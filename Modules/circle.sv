==> flow/design.v <==
module circle(
     input  logic       clk, 
     input  logic       rst_n, 
     input  logic [2:0] colour,
     input  logic [7:0] centre_x, 
     input  logic [6:0] centre_y, 
     input  logic [7:0] radius,
     input  logic       start, 
     output logic      done,
     output logic [7:0] vga_x, 
     output logic [6:0] vga_y,
     output logic [2:0] vga_colour, 
     output logic       vga_plot
     );
     logic signed [7:0] offset_y;
     logic signed [8:0] offset_x;
     logic signed [8:0] crit;
     logic signed [8:0] signed_radius;
     logic signed [7:0] signed_vga_y;
     logic signed [8:0] signed_vga_x;
     enum { READY, PREP, OCT_1, OCT_2, OCT_3, OCT_4, OCT_5, OCT_6, OCT_7, OCT_8, CALC, DONE, ERROR } state;
     assign vga_colour    = colour;
     assign signed_radius = radius;
     always_ff @(posedge clk) begin
          if(~rst_n) begin
               state    <= READY;
               done     <= 1'b0;
               vga_x     = 8'd0;
               vga_y     = 7'd0;
               vga_plot <= 1'b0;
          end
          else begin
               case (state)
                    READY: begin
                         if(start)
                              state = PREP;
                         else
                              state = READY;
                    end
                    PREP: begin
                         if(offset_y <= offset_x)
                              state = OCT_1;
                         else
                              state = DONE;
                    end
                    OCT_1: state = OCT_2;
                    OCT_2: state = OCT_3;
                    OCT_3: state = OCT_4;
                    OCT_4: state = OCT_5;
                    OCT_5: state = OCT_6;
                    OCT_6: state = OCT_7;
                    OCT_7: state = OCT_8;
                    OCT_8: state = CALC;
                    CALC: begin
                         if(offset_y <= offset_x)
                              state = OCT_1;
                         else
                              state = DONE;
                    end
                    DONE: begin     
                         if(~start)
                              state = READY;
                         else
                              state = DONE;
                    end
                    default: state = ERROR;
               endcase
               case (state)
                    READY: begin
                         done     <= 1'b0;
                         vga_x    <= 7'd0;
                         vga_y    <= 7'd0;
                         vga_plot <= 1'b0;
                    end 
                    PREP: begin
                         offset_y <= 6'd0;
                         offset_x <= radius;
                         crit     <= 1 - radius;
                         vga_plot  = 1'b0;
                    end
                    OCT_1: begin
                         signed_vga_x = centre_x + offset_x;
                         signed_vga_y = centre_y + offset_y;
                         if((signed_vga_x < 0) || (signed_vga_y < 0)) begin
                              vga_plot = 1'b0;
                              vga_x    = 8'd0;
                              vga_y    = 7'd0;
                         end
                         else begin
                              vga_plot = 1'b1;
                              vga_x    = signed_vga_x [7:0];
                              vga_y    = signed_vga_y [6:0];
                         end
                    end
                    OCT_2: begin
                         signed_vga_x = centre_x + offset_y;
                         signed_vga_y = centre_y + offset_x;
                         if((signed_vga_x < 0) || (signed_vga_y < 0)) begin
                              vga_plot = 1'b0;
                              vga_x    = 8'd0;
                              vga_y    = 7'd0;
                         end
                         else begin
                              vga_plot = 1'b1;
                              vga_x    = signed_vga_x [7:0];
                              vga_y    = signed_vga_y [6:0];
                         end
                    end
                    OCT_3: begin
                         signed_vga_x = centre_x - offset_x;
                         signed_vga_y = centre_y + offset_y;
                         if((signed_vga_x < 0) || (signed_vga_y < 0)) begin
                              vga_plot = 1'b0;
                              vga_x    = 8'd0;
                              vga_y    = 7'd0;
                         end
                         else begin
                              vga_plot = 1'b1;
                              vga_x    = signed_vga_x [7:0];
                              vga_y    = signed_vga_y [6:0];
                         end
                    end
                    OCT_4: begin
                         signed_vga_x = centre_x - offset_y;
                         signed_vga_y = centre_y + offset_x;
                         if((signed_vga_x < 0) || (signed_vga_y < 0)) begin
                              vga_plot = 1'b0;
                              vga_x    = 8'd0;
                              vga_y    = 7'd0;
                         end
                         else begin
                              vga_plot = 1'b1;
                              vga_x    = signed_vga_x [7:0];
                              vga_y    = signed_vga_y [6:0];
                         end
                    end
                    OCT_5: begin
                         signed_vga_x = centre_x - offset_x;
                         signed_vga_y = centre_y - offset_y;
                         if((signed_vga_x < 0) || (signed_vga_y < 0)) begin
                              vga_plot = 1'b0;
                              vga_x    = 8'd0;
                              vga_y    = 7'd0;
                         end
                         else begin
                              vga_plot = 1'b1;
                              vga_x    = signed_vga_x [7:0];
                              vga_y    = signed_vga_y [6:0];
                         end
                    end
                    OCT_6: begin
                         signed_vga_x = centre_x - offset_y;
                         signed_vga_y = centre_y - offset_x;
                         if((signed_vga_x < 0) || (signed_vga_y < 0)) begin
                              vga_plot = 1'b0;
                              vga_x    = 8'd0;
                              vga_y    = 7'd0;
                         end
                         else begin
                              vga_plot = 1'b1;
                              vga_x    = signed_vga_x [7:0];
                              vga_y    = signed_vga_y [6:0];
                         end
                    end
                    OCT_7: begin 
                         signed_vga_x = centre_x + offset_x;
                         signed_vga_y = centre_y - offset_y;
                         if((signed_vga_x < 0) || (signed_vga_y < 0)) begin
                              vga_plot = 1'b0;
                              vga_x    = 8'd0;
                              vga_y    = 7'd0;
                         end
                         else begin
                              vga_plot = 1'b1;
                              vga_x    = signed_vga_x [7:0];
                              vga_y    = signed_vga_y [6:0];
                         end
                    end
                    OCT_8: begin
                         signed_vga_x = centre_x + offset_y;
                         signed_vga_y = centre_y - offset_x;
                         if((signed_vga_x < 0) || (signed_vga_y < 0)) begin
                              vga_plot = 1'b0;
                              vga_x    = 8'd0;
                              vga_y    = 7'd0;
                         end
                         else begin
                              vga_plot = 1'b1;
                              vga_x    = signed_vga_x [7:0];
                              vga_y    = signed_vga_y [6:0];
                         end
                    end
                    CALC: begin
                         offset_y = offset_y + 1;
                         if(crit <= 0)
                              crit = crit + 2 * offset_y + 1;
                         else begin
                              offset_x = offset_x - 1;
                              crit = crit + 2 * (offset_y - offset_x) + 1;
                         end
                    end
                    DONE: begin
                         vga_plot <= 1'b0;
                         done     <= 1'b1;
                    end
                    default: begin
                         vga_x    <= 8'dx;
                         vga_y    <= 7'dx;
                         vga_plot <= 1'bx;
                         done     <= 1'bx;
                    end
               endcase
          end
     end
endmodule
# == Reports on circle ==
# Tool output for the design above, in the order of the flow.
# Lines are those of the file above, counted from 1.
# Operators carry their Yosys type and port widths (W data, S select, Z words).
# Cell names lack the library's common part.
# The mark - stands for no value.
# setup
design,circle
clock,clk
library,sky130hd
pvt_corner,tt_025C_1v80

# == Word level ==
# Source: Yosys, flattened and elaborated, memories not mapped. Widths are those after wreduce. Registers that Yosys merges into a memory's read port (data or address) are not register bits. Print and check cells do not count. Equal cells are merged and count once.
# bits
clocked_rd_ports_x_width,0
ramBits,0
regBits,75
out_inout_bits,20
n_memories,0
latchBits,0
in_bits,29
romBits,0
wordCells,112
# classes
eq_ne,23
n_mux,38
n_mul,0
bitwise,0
reduce_logical,17
cmp,10
div_mod_pow,0
n_shift,0
n_addsub,16
# ops
op,n
$eq A32 B3 Y1 const B,8
$eq A32 B4 Y1 const B,8
$eq A32 B2 Y1 const B,4
$pmux W8 S9,1
$eq A32 B1 Y1 const B,2
$logic_not A32 Y1,2
$mux W8,8
$pmux W7 S9,1
$mux W7,8
$pmux W4 S11,1
$lt A9 B1 Y1 const B,4
$pmux W9 S2,2
$lt A8 B1 Y1 const B,4
$mux W32,1
$add A9 B2 Y9 const B,2
$add A9 B9 Y9,2
$mux W9,2
$add A7 B8 Y8,2
$sub A7 B8 Y8,2
$pmux W8 S2,1
$reduce_or A10 Y1,1
$sub A1 B8 Y9 const A,1
$add A8 B8 Y9,1
$sub A8 B8 Y9,1
$add A8 B9 Y9,1
$sub A8 B9 Y9,1
$le A8 B9 Y1,1
$le A9 B1 Y1 const B,1
# Not listed: further kinds 14, cells in them 31.

# == Longest topological paths ==
# Yosys ltp: most cells in a row. Word level: on the elaborated netlist, between registers, memories and ports. Mapped: between sequential cells and ports; inverters and the memories' decode and read muxes count.
# logic_depth
depth_word,7
ABC_AREA,0
ltp_mapped,17
ltp_nobuf,17

# == After synthesis ==
# Yosys stat after the flow's synthesis: flattened, memories mapped to cells. It holds for the ABC_AREA given above (unset counts as 0); a run with the other value may have another netlist.
# Totals and module areas in this step are rounded.
# mapped
cell_count,792
ff_cells,55
buf_cells,20
seq_area_mm2,0.0014
synth_area_mm2,0.0065
# types
cell_type,n,type_area_um2
ha_1,93,1.16E+03
edfxtp_1,26,780.749
dfxtp_1,29,580.557
xnor2_1,52,455.437
a21oi_1,69,345.331
nor2_1,78,292.781
inv_1,62,232.723
o21ai_0,46,230.221
fa_1,11,220.211
xor2_1,21,183.926
nand2_1,39,146.39
nor3_1,27,135.13
nor2b_1,19,118.864
a21o_1,13,97.594
a211oi_1,10,75.072
a31oi_1,12,75.072
nand3_1,14,70.067
o31a_1,8,70.067
# Other cell types: 53; their cells: 163.

# == Worst setup path after synthesis ==
# Source: OpenSTA report_checks on the synthesized netlist (no wires, ideal clock, input and output delay 20% of the period each), path of least setup slack; recovery checks are left aside. Register names are those of the netlist, which keeps one name where synthesis merged equal registers.
# synth_timing
path_kind,reg2reg
start,reg offset_x[1]
end,reg crit[8]
launch_ns,0.000
required_time_ns,4.456
delay_ns,3.628
n_path_buf,0
setup_time_ns,0.274
clock_period_ns,4.73
path_stages,17
slack_ns,1.102
t_arrival_ns,3.354
period_less_setup_slack_ns,3.628
# "delay_ns" is the arrival time less input delay plus setup time.
# "path_stages" counts driving pins, that of a launching flip-flop among them; a cell with two outputs on the path counts twice.
# "period_less_setup_slack_ns" = period - worst setup slack (recovery checks aside). The figure is calculated, with input and output delays left at 20% of the set period.
# Between the ends stands the longest chain of elaborated cells between them, by number of cells; it is not shown to be the way that was timed. Of several equally long chains one is given.
# A line is the first line of the expression or statement that the cell stems from. Yosys adds cells for indexed reads and writes and turns some case tables into memories.
# At most two assigning lines are given for a register; there are more.
# The path ends at the data pin of a flip-flop with enable; ways to the enable are not counted.
# synth_between
path_cell_list,edfxtp_1 > inv_1 > ha_1 > ha_1 > a21o_1 > a21oi_1 > o21bai_1 > a21oi_1 > xnor2_1 > ha_1 > or2_2 > a21oi_1 > a21oi_1 > xnor2_1 > xnor2_1 > a211oi_1 > a31oi_1
elab_chain_len,6
cone_cells,12
classes_between,add/sub (4); compare (1); eq/ne (2); mux (5)
# synth_rtl
item,line,source
"start, declared",16,logic signed [8:0] offset_x;
"start, assigned",77,offset_x <= radius;
"start, assigned",198,offset_x = offset_x - 1;
$sub A9 B2 Y9,198,
$sub A8 B8 Y8,199,crit = crit + 2 * (offset_y - offset_x) + 1;
$add A9 B9 Y9,199,
$add A9 B2 Y9,199,
$mux W9,195,if(crit <= 0)
$pmux W9 S2,68,case (state)
"end, assigned",78,crit     <= 1 - radius;
"end, assigned",196,crit = crit + 2 * offset_y + 1;
"end, declared",17,logic signed [8:0] crit;

# == Timing after layout ==
# Path of least setup slack in the final report of record 2 (OpenROAD, finished layout, wires in). Where an end is a register, its clock arrival counts in the times.
# layout_timing
path_kind,reg2reg
start,reg offset_x[2]
end,reg offset_x[4]
required_time_ns,3.88
t_arrival_ns,3.74
n_path_buf,0
slack_ns,0.15
path_stages,11
setup_time_ns,0.33
launch_ns,0.31
clock_period_ns,3.91
# Between the ends stands the longest chain of elaborated cells between them, by number of cells; it is not shown to be the way that was timed. Of several equally long chains one is given.
# Only ways into the end's enable, where the timed path ends, are counted here.
# layout_between
path_cell_list,edfxtp_1 > inv_1 > ha_1 > nand4_1 > o221ai_1 > a41oi_2 > a2bb2oi_2 > or4_1 > o21ai_0 > and3_1 > o21a_1
elab_chain_len,7
cone_cells,9
classes_between,compare (1); eq/ne (3); mux (3); reduce/logical (2)
# layout_rtl
item,line,source
"start, declared",16,logic signed [8:0] offset_x;
"start, assigned",77,offset_x <= radius;
"start, assigned",198,offset_x = offset_x - 1;
$le A8 B9 Y1,41,if(offset_y <= offset_x)
$mux W4,41,
$pmux W4 S11,33,case (state)
$mux W32,25,if(~rst_n) begin
$eq A32 B4 Y1,68,case (state)
$ne A2 B2 Y1,-,
$reduce_and A3 Y1,-,
"end, assigned",77,
"end, assigned",198,
"end, declared",16,

Flow measurements of circle on sky130hd: 2 stored runs with different settings, listed in no order. Input and output delays are each 20% of the period that was set; the output load is 0.01 pF.
"timing.achieved_period_ns" is the run's clock period less its worst setup slack. It is reckoned from that one timing run; input and output delays stay at 20% of the period that was set.
"worstPathTime_ns": the worst setup path's part of the clock period (all of it between registers, 20% less for each end at a port) less its slack. A launch clock that arrives late makes it longer, a capture clock that arrives late makes it shorter.
"power.total_uw" rests on the timing tool's default activity at the inputs, not on a simulated workload.
The results are shown rounded.

Record 1, flow files:
==> flow/run.sh <==
#!/bin/bash
# the make line also repeats the synthesis and layout settings of config.mk as NAME=value (left out here)
make -C /OpenROAD-flow-scripts/flow DESIGN_CONFIG=/design/flow/config.mk WORK_HOME=/design/flow/orfs CLKGATE_MAP_FILE= finish
==> flow/config.mk <==
export PLATFORM = sky130hd
export DESIGN_NAME = circle
export DESIGN_NICKNAME = circle
export VERILOG_FILES = /design/flow/design.v
export SDC_FILE = /design/flow/constraint.sdc
export NUM_CORES = 4
export LEC_CHECK = 0
export ABC_AREA = 0
export CAP_MARGIN = 40
export CELL_PAD_IN_SITES_DETAIL_PLACEMENT = 2
export CORE_MARGIN = 2
export CORE_UTILIZATION = 46
export GPL_ROUTABILITY_DRIVEN = 1
export PLACE_DENSITY = 0.48
export SLEW_MARGIN = 20
==> flow/constraint.sdc <==
create_clock -name core_clock -period 3.95 [get_ports {clk}]
set_input_delay 0.7900 -clock core_clock [delete_from_list [all_inputs] [get_ports {clk}]]
set_output_delay 0.7900 -clock core_clock [all_outputs]
set_load 0.01 [all_outputs]

Record 1: not finished: placement ended with error DPL-0033

Record 2, flow files:
==> flow/run.sh <==
#!/bin/bash
# the make line also repeats the synthesis and layout settings of config.mk as NAME=value (left out here)
make -C /OpenROAD-flow-scripts/flow DESIGN_CONFIG=/design/flow/config.mk WORK_HOME=/design/flow/orfs CLKGATE_MAP_FILE= finish
==> flow/config.mk <==
export PLATFORM = sky130hd
export DESIGN_NAME = circle
export DESIGN_NICKNAME = circle
export VERILOG_FILES = /design/flow/design.v
export SDC_FILE = /design/flow/constraint.sdc
export NUM_CORES = 4
export LEC_CHECK = 0
export CAP_MARGIN = 20
export CORE_MARGIN = 7
export CORE_UTILIZATION = 54
export CTS_CLUSTER_SIZE = 59
export GPL_TIMING_DRIVEN = 1
export MIN_ROUTING_LAYER = met2
export PLACE_DENSITY = 0.47
export SLEW_MARGIN = 20
export TNS_END_PERCENT = 55
==> flow/constraint.sdc <==
create_clock -name core_clock -period 3.91 [get_ports {clk}]
set_input_delay 0.7820 -clock core_clock [delete_from_list [all_inputs] [get_ports {clk}]]
set_output_delay 0.7820 -clock core_clock [all_outputs]
set_load 0.01 [all_outputs]

==> results of record 2, as CSV <==
result,value
ws_setup_ns,0.15
timing.achieved_period_ns,3.762
design_die_area_mm2,0.015
finish.stdcell_area_mm2,0.0076
power.total_uw,2000
synthesis_area_mm2,0.0065
worstPathTime_ns,3.76
timing.worst_path_kind,"reg2reg"
