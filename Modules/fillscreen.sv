==> flow/design.v <==
module fillscreen(
     input  logic       clk, 
     input  logic       rst_n, 
     input  logic [2:0] colour,
     input  logic       start, 
     output logic       done,
     output logic [7:0] vga_x, 
     output logic [6:0] vga_y,
     output logic [2:0] vga_colour, 
     output logic       vga_plot
     );
     enum { READY, DRAW } state;
     logic donex;
     logic first_iteration;
     assign vga_colour = colour;
     always_ff @(posedge clk) begin
          if(~rst_n) begin
               state <= READY;
               vga_x           <= 8'd0;
               vga_y           <= 7'd0;
               vga_plot        <= 1'b0;
               done            <= 1'b0;
               donex           <= 1'b0;
               first_iteration <= 1'b1;
          end
          else begin
               case (state)
                    READY: begin
                         if(start)
                              state = DRAW;
                         else
                              state = READY;
                    end
                    DRAW: begin
                         if(~start)
                              state = READY;
                         else
                              state = DRAW;
                    end
                    default: state = READY;
               endcase
               case (state)
                    READY: begin
                         vga_x    <= 8'd0;
                         vga_y    <= 7'd0;
                         vga_plot <= 1'b0;
                         done     <= 1'b0;
                         donex    <= 1'b0;
                    end
                    DRAW: begin
                         vga_plot <= 1'b1;
                         if(~donex) begin
                              if(first_iteration) begin
                                   vga_y           <= vga_y;
                                   first_iteration <= 1'b0;
                              end
                              else
                                   vga_y <= vga_y + 1;
                              if(vga_y === 7'd118)
                                   donex <= 1'd1;
                         end
                         else if(vga_x < 8'd159) begin
                              vga_x <= vga_x + 1'd1;
                              vga_y <= 7'd0;
                              donex <= 1'b0;
                         end
                         else begin
                              vga_plot <= 1'b0;
                              done <= 1'b1;
                         end
                    end
                    default: begin
                         vga_x <= 8'dx;
                         vga_y <= 7'dx;
                         vga_plot <= 1'bx;
                         done <= 1'bx;
                    end
               endcase
          end
     end
endmodule
# --- From RTL to reports: fillscreen ---
# What the tools print for fillscreen, step after step.
# Lines are those of the file above, counted from 1.
# Operators: Yosys type, input widths -> output width; for muxes data width and select width s.
# Library cell names are shortened.
inputs:
  design: "fillscreen"
  clk_port: "clk"
  library: "sky130hd"
  lib_corner: "tt_025C_1v80"

# --- Word level ---
# Counts by Yosys on the flattened word-level netlist (proc, flatten, opt, wreduce; memories kept). Register bits leave out memories and registers merged into their read ports (data or address). Print and check cells are left out. Cells with the same type and inputs are merged into one.
bits:
  reg_bits: 51
  in_bits: 6
  wordCells: 47
classes:
  n_addsub: 2
  compare: 1
  equal: 8
  mux: 20
  bitwise: 1
  reduce_logical: 8
ops:
  columns: ["cell", "count"]
  rows:
  - ["$eq 32x1->1 const B", 2]
  - ["$logic_not 32->1", 2]
  - ["$mux 32", 1]
  - ["$mux 7", 3]
  - ["$pmux 8 s2", 1]
  - ["$mux 8", 2]
  - ["$pmux 7 s2", 1]
  - ["$mux 1", 9]
  - ["$reduce_and 2->1", 4]
  - ["$add 8x1->8 const B", 1]
  - ["$lt 8x8->1 const B", 1]
  - ["$add 7x1->7 const B", 1]
  - ["$eqx 7x7->1 const B", 1]
  - ["$ne 2x2->1 const B", 3]
  - ["$ne 3x3->1 const B", 2]
  - ["$pmux 1 s2", 3]
  - ["$reduce_bool 2->1", 1]
  - ["$reduce_or 2->1", 1]
  - ["$not 1->1", 1]

# --- Depth ---
# Yosys ltp: most cells in a row. Word level: on the elaborated netlist, between registers, memories and ports. Mapped: between sequential cells and ports; inverters and the memories' decode and read muxes count.
logic_depth:
  word_depth: 7
  abc_area: 1
  depth_mapped: 11
  depth_no_buf: 11

# --- Synthesis result ---
# The flow's flattened synthesis, as Yosys stat reports it; memories are mapped. The netlist is that of the ABC_AREA named above (0 if unset); the other value can give another one.
mapped:
  cell_count: 153
  area_um2: 1156.1
  sequential_area_um2: 420.4
  ffs: 21
by_type:
  columns: ["cell", "count"]
  rows:
  - ["dfxtp_1", 21]
  - ["nand2_1", 23]
  - ["nand2_4", 7]
  - ["nor2_1", 21]
  - ["inv_1", 16]
  - ["nand3_1", 11]
  - ["a21oi_1", 9]
  - ["ha_1", 3]
  - ["nand4_1", 6]
  - ["nand3_2", 3]
  - ["o21ai_1", 6]
  - ["buf_4", 3]
  - ["nand4_4", 1]
  - ["nor2_8", 1]
  - ["inv_2", 5]
  - ["nand2_2", 2]
  - ["nor2_2", 2]
  - ["buf_2", 2]
# Not listed: further types 10, cells in them 11.

# --- Timing after synthesis ---
# Path of least setup slack by OpenSTA after synthesis, without wires, with an ideal clock, recovery checks aside; 20% of the period is set as input and as output delay. Where synthesis merged equal registers, the netlist keeps one of their names.
synth_path:
  path_type: "reg-to-reg"
  startpoint: "reg vga_x[0]"
  endpoint: "reg vga_x[3]"
  clock_period_ns: 1.72
  setup_ns: 0.119
  t_first_pin_ns: 0.000
  arrival_time_ns: 1.263
  required_ns: 1.601
  path_slack_ns: 0.339
  path_delay_ns: 1.382
  stages: 10
  path_buffers: 0
  period_less_setup_slack_ns: 1.381
# "path_delay_ns" = arrival - input delay + setup time.
# "stages" counts driving pins, that of a launching flip-flop among them; a cell with two outputs on the path counts twice.
# "period_less_setup_slack_ns" is the clock period less the worst setup slack; recovery checks do not enter. This is arithmetic on one report: input and output delays are still those of the set period (20% each).
# Between the ends stands the longest chain of elaborated cells between them, by number of cells; it is not shown to be the way that was timed. Of several equally long chains one is given.
# Each line given opens the expression or statement behind the cell; cells for indexed reads and writes are added by Yosys, which also makes memories of some case tables.
# At most two assigning lines are given for a register; there are more.
synth_via:
  cell_sequence: "dfxtp_1 > ha_1 > nand2_1 > inv_4 > nand2_4 > nand2_4 > nand2_2 > nand2_4 > nor3b_1 > nor2_1"
  elab_chain_len: 4
  cone_cells: 7
  cone_lines: 4
synth_rtl:
  columns: ["item", "line_no", "rtl"]
  rows:
  - ["start: declaration", 7, "output logic [7:0] vga_x,"]
  - ["start: assignment", 19, "vga_x           <= 8'd0;"]
  - ["start: assignment", 63, "vga_x <= vga_x + 1'd1;"]
  - ["$add 8x1->8", 63, null]
  - ["$mux 8", 62, "else if(vga_x < 8'd159) begin"]
  - ["$mux 8", 52, "if(~donex) begin"]
  - ["$pmux 8 s2", 42, "case (state)"]
  - ["end: assignment", 44, "vga_x    <= 8'd0;"]
  - ["end: assignment", 63, null]
  - ["end: declaration", 7, null]

# --- Worst path after layout ---
# From the final timing report of run A: the path of least setup slack in the routed layout; clock arrival at registers is part of the times.
layout_path:
  path_type: "reg-to-output"
  startpoint: "reg vga_y[1]"
  endpoint: "out vga_y[1]"
  clock_period_ns: 2.11
  out_delay_ns: 0.42
  t_first_pin_ns: 0.30
  arrival_time_ns: 1.34
  required_ns: 1.69
  path_slack_ns: 0.34
  stages: 2
  path_buffers: 1
# At most two assigning lines are given for a register; there are more.
layout_via:
  cell_sequence: "dfxtp_1 > clkdlybuf4s50_1"
  elab_chain_len: 0
  cone_cells: 0
  cone_lines: 0
layout_rtl:
  columns: ["item", "line_no", "rtl"]
  rows:
  - ["start: declaration", 8, "output logic [6:0] vga_y,"]
  - ["start: assignment", 54, "vga_y           <= vga_y;"]
  - ["start: assignment", 58, "vga_y <= vga_y + 1;"]
  - ["end: declaration", 8, null]

## Implementation results

Settings and measured results of 2 stored flow runs for module fillscreen (sky130hd), not sorted in any way. The constraints put input and output delay at 20% of the set period each and load the outputs with 0.01 pF.
"worst_path_allowed_less_slack_ns" = time allowed to the worst setup path (clock period - input delay - output delay, where it has them) - its slack; a late launch clock adds to it, a late capture clock takes from it.

--- run A ---
==> flow/run.sh <==
#!/bin/bash
# the make line also repeats the synthesis and layout settings of config.mk as NAME=value (left out here)
make -C /OpenROAD-flow-scripts/flow DESIGN_CONFIG=/design/flow/config.mk WORK_HOME=/design/flow/orfs CLKGATE_MAP_FILE= finish
==> flow/config.mk <==
export PLATFORM = sky130hd
export DESIGN_NAME = fillscreen
export DESIGN_NICKNAME = fillscreen
export VERILOG_FILES = /design/flow/design.v
export SDC_FILE = /design/flow/constraint.sdc
export NUM_CORES = 4
export LEC_CHECK = 0
export ABC_AREA = 1
export CAP_MARGIN = 20
export CELL_PAD_IN_SITES_GLOBAL_PLACEMENT = 0
export CORE_MARGIN = 3
export CORE_UTILIZATION = 38
export MAX_ROUTING_LAYER = met5
export PLACE_DENSITY_LB_ADDON = 0.14
export SETUP_SLACK_MARGIN = 0.28
export SLEW_MARGIN = 20
==> flow/constraint.sdc <==
create_clock -name core_clock -period 2.11 [get_ports {clk}]
set_input_delay 0.4220 -clock core_clock [delete_from_list [all_inputs] [get_ports {clk}]]
set_output_delay 0.4220 -clock core_clock [all_outputs]
set_load 0.01 [all_outputs]

==> results, as YAML <==
results:
  ys_area_um2: 1156.1
  die_um2: 3739.9
  stdcell_area_um2: 1383.8
  utilization_pct: 48.9
  setup_ws_ns: 0.345
  timing.hold.ws_ns: 0.490
  worst_path_allowed_less_slack_ns: 1.34
  worstPathKind: "reg-to-output"

--- run B ---
==> flow/run.sh <==
#!/bin/bash
# the make line also repeats the synthesis and layout settings of config.mk as NAME=value (left out here)
make -C /OpenROAD-flow-scripts/flow DESIGN_CONFIG=/design/flow/config.mk WORK_HOME=/design/flow/orfs CLKGATE_MAP_FILE= finish
==> flow/config.mk <==
export PLATFORM = sky130hd
export DESIGN_NAME = fillscreen
export DESIGN_NICKNAME = fillscreen
export VERILOG_FILES = /design/flow/design.v
export SDC_FILE = /design/flow/constraint.sdc
export NUM_CORES = 4
export LEC_CHECK = 0
export ABC_AREA = 1
export CAP_MARGIN = 20
export CORE_MARGIN = 2
export CORE_UTILIZATION = 26
export CTS_CLUSTER_DIAMETER = 340
export GPL_TIMING_DRIVEN = 0
export MAX_ROUTING_LAYER = met5
export MIN_ROUTING_LAYER = met2
export PLACE_DENSITY_LB_ADDON = 0.22
export SETUP_SLACK_MARGIN = 0.08
export SLEW_MARGIN = 20
==> flow/constraint.sdc <==
create_clock -name core_clock -period 0.893 [get_ports {clk}]
set_input_delay 0.1786 -clock core_clock [delete_from_list [all_inputs] [get_ports {clk}]]
set_output_delay 0.1786 -clock core_clock [all_outputs]
set_load 0.01 [all_outputs]

==> results, as YAML <==
results:
  ys_area_um2: 1156.1
  die_um2: 4995.7
  stdcell_area_um2: 1928.1
  utilization_pct: 44.6
  setup_ws_ns: -0.440
  timing.hold.ws_ns: 0.345
  worst_path_allowed_less_slack_ns: 1.33
  worstPathKind: "reg-to-reg"
